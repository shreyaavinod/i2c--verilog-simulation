==> flow/design.v <==
`timescale 1ns / 1ps
module clkdiv(
    input clk_100,
    output clk_200,
    output clk1
    );
    assign clk1=clk_100;
    reg [15:0]count = 16'h0;
    reg clkres=1'b0;
    always @(posedge clk_100) begin
    if (count==16'hFA) begin
    count<=0;
    clkres<=~clkres;
    end
    else begin
    count<=count+1;
    end
    end
    assign clk_200=clkres;
endmodule
### Tool chain data of clkdiv

What the tools print for clkdiv, step after step.
Line numbers count from 1 in the design file above.
Operators: Yosys type, input widths -> output width; for muxes data width and select width s.
Library cell names are shortened.
A cell with -- has no value.

| design | value |
|---|---|
| design top | clkdiv |
| clock port | clk_100 |
| library | sky130hd |
| timing corner | tt_025C_1v80 |

### Word-level counts

Counts by Yosys on the flattened word-level netlist (proc, flatten, opt, wreduce; memories kept). Register bits leave out memories and registers merged into their read ports (data or address); mux counts leave out enables and synchronous resets folded into registers. Print and check cells are left out. Cells with the same type and inputs are merged into one.

| word-level totals | value |
|---|---|
| input bits | 1 |
| bits in latches | 0 |
| output and inout port bits | 2 |
| memory bits (writable) | 0 |
| clocked read ports x word width | 0 |
| elaborated cells | 5 |
| bits in read-only memories | 0 |
| register bits | 17 |
| memories kept | 0 |

| cells by class | value |
|---|---|
| $add $sub $neg | 1 |
| mux-type cells | 0 |
| reduce/logical cells | 0 |
| magnitude comparators | 0 |
| multiply operators | 0 |
| shift operators | 0 |
| divide/modulo/power cells | 0 |
| equality and inequality tests | 1 |
| bitwise logic cells | 1 |

Operators with widths:

| kind | count |
|---|---|
| $add 16x1->16 const B | 1 |
| $eq 16x8->1 const B | 1 |
| $not 1->1 | 1 |

### Depth

Depth = most cells in a row (Yosys ltp): at word level without a register or memory, in the mapped netlist without a sequential cell, where the memories' decode and read muxes count.

| depth | value |
|---|---|
| depth in word-level cells | 1 |
| ABC_AREA | 0 |
| mapped depth | 5 |

### Netlist

The flow's flattened synthesis, as Yosys stat reports it; memories are mapped. The netlist is that of the ABC_AREA named above (0 if unset); the other value can give another one.
The area totals of this step are shown rounded.

| mapped netlist | value |
|---|---|
| mapped cells | 73 |
| chip area (Yosys) | 727 um^2 |
| flip-flop cells | 17 |
| sequential part of the area | 350 um^2 |

Cells by type:

| type | count | total area (um^2) |
|---|---|---|
| dfxtp_1 | 16 | 320.307 |
| xor2_1 | 8 | 70.067 |
| edfxtp_1 | 1 | 30.029 |
| xnor2_1 | 3 | 26.275 |
| ha_1 | 2 | 25.024 |
| nand3_1 | 5 | 25.024 |
| nor4_1 | 4 | 25.024 |
| nor2_1 | 6 | 22.522 |
| nor4_4 | 1 | 21.27 |
| nor3_1 | 4 | 20.019 |
| nand4_1 | 3 | 18.768 |
| inv_1 | 4 | 15.014 |
| nand2_1 | 4 | 15.014 |
| or3_1 | 2 | 12.512 |
| or3_4 | 1 | 11.261 |
| or4_4 | 1 | 11.261 |
| or4bb_1 | 1 | 11.261 |
| a21oi_1 | 2 | 10.01 |

Other cell types: 4; their cells: 5.

Subject: flow runs of clkdiv

Hi,

Below are 2 stored runs of the flow (Yosys, OpenROAD; platform sky130hd) on clkdiv, each with its settings and what was measured, unordered. Constraints: input delay and output delay 20% of the set period each, output load 0.01 pF.
"reached clock period" is the run's clock period less its worst setup slack. It is reckoned from that one timing run; input and output delays stay at 20% of the period that was set.
"worst setup path time" is the time allowed to the run's worst setup path (the clock period less input and output delay, where it has them) less its slack. Clock arrival times count: a late capture clock shortens it, a late launch clock lengthens it.
By "power consumption" is meant OpenSTA's value without simulated activity: inputs other than the clock are taken to toggle once in ten clock periods, and the tool carries that through the logic.
"worst setup path time" is given in steps of 10 ps.
Results are given in rounded form.

## Run A

==> flow/run.sh <==
#!/bin/bash
# the make line also repeats the synthesis and layout settings of config.mk as NAME=value (left out here)
make -C /OpenROAD-flow-scripts/flow DESIGN_CONFIG=/design/flow/config.mk WORK_HOME=/design/flow/orfs CLKGATE_MAP_FILE= finish
==> flow/config.mk <==
export PLATFORM = sky130hd
export DESIGN_NAME = clkdiv
export DESIGN_NICKNAME = clkdiv
export VERILOG_FILES = /design/flow/design.v
export SDC_FILE = /design/flow/constraint.sdc
export NUM_CORES = 4
export LEC_CHECK = 0
export CAP_MARGIN = 20
export CORE_MARGIN = 2
export CORE_UTILIZATION = 34
export SLEW_MARGIN = 20
==> flow/constraint.sdc <==
create_clock -name core_clock -period 2.11 [get_ports {clk_100}]
set_input_delay 0.4220 -clock core_clock [delete_from_list [all_inputs] [get_ports {clk_100}]]
set_output_delay 0.4220 -clock core_clock [all_outputs]
set_load 0.01 [all_outputs]

| result of run A | value |
|---|---|
| worst hold slack in the final report | 470 ps |
| die footprint | 2520 um^2 |
| worst setup slack after layout | 134 ps |
| summed negative setup slack | 0 ps |
| post-layout utilization | 42.2% |
| power consumption | 606 µW |
| area of the synthesized netlist | 727 um^2 |

## Run B

==> flow/run.sh <==
#!/bin/bash
# the make line also repeats the synthesis and layout settings of config.mk as NAME=value (left out here)
make -C /OpenROAD-flow-scripts/flow DESIGN_CONFIG=/design/flow/config.mk WORK_HOME=/design/flow/orfs CLKGATE_MAP_FILE= finish
==> flow/config.mk <==
export PLATFORM = sky130hd
export DESIGN_NAME = clkdiv
export DESIGN_NICKNAME = clkdiv
export VERILOG_FILES = /design/flow/design.v
export SDC_FILE = /design/flow/constraint.sdc
export NUM_CORES = 4
export LEC_CHECK = 0
export CAP_MARGIN = 20
export CORE_ASPECT_RATIO = 1.41
export CORE_MARGIN = 2
export CORE_UTILIZATION = 49
export CTS_CLUSTER_SIZE = 55
export GPL_ROUTABILITY_DRIVEN = 1
export GPL_TIMING_DRIVEN = 1
export MAX_ROUTING_LAYER = met4
export PLACE_DENSITY_LB_ADDON = 0.15
export SLEW_MARGIN = 20
export TNS_END_PERCENT = 55
==> flow/constraint.sdc <==
create_clock -name core_clock -period 1.24 [get_ports {clk_100}]
set_input_delay 0.2480 -clock core_clock [delete_from_list [all_inputs] [get_ports {clk_100}]]
set_output_delay 0.2480 -clock core_clock [all_outputs]
set_load 0.01 [all_outputs]

| result of run B | value |
|---|---|
| worst hold slack in the final report | 529 ps |
| die footprint | 1810 um^2 |
| worst setup slack after layout | -379 ps |
| summed negative setup slack | -3220 ps |
| reached clock period | 1619 ps |
| post-layout utilization | 77.9% |
| worst setup path time | 1620 ps |
| kind of the worst setup path | register to register |
| power consumption | 1040 µW |
| area of the synthesized netlist | 727 um^2 |

Regards
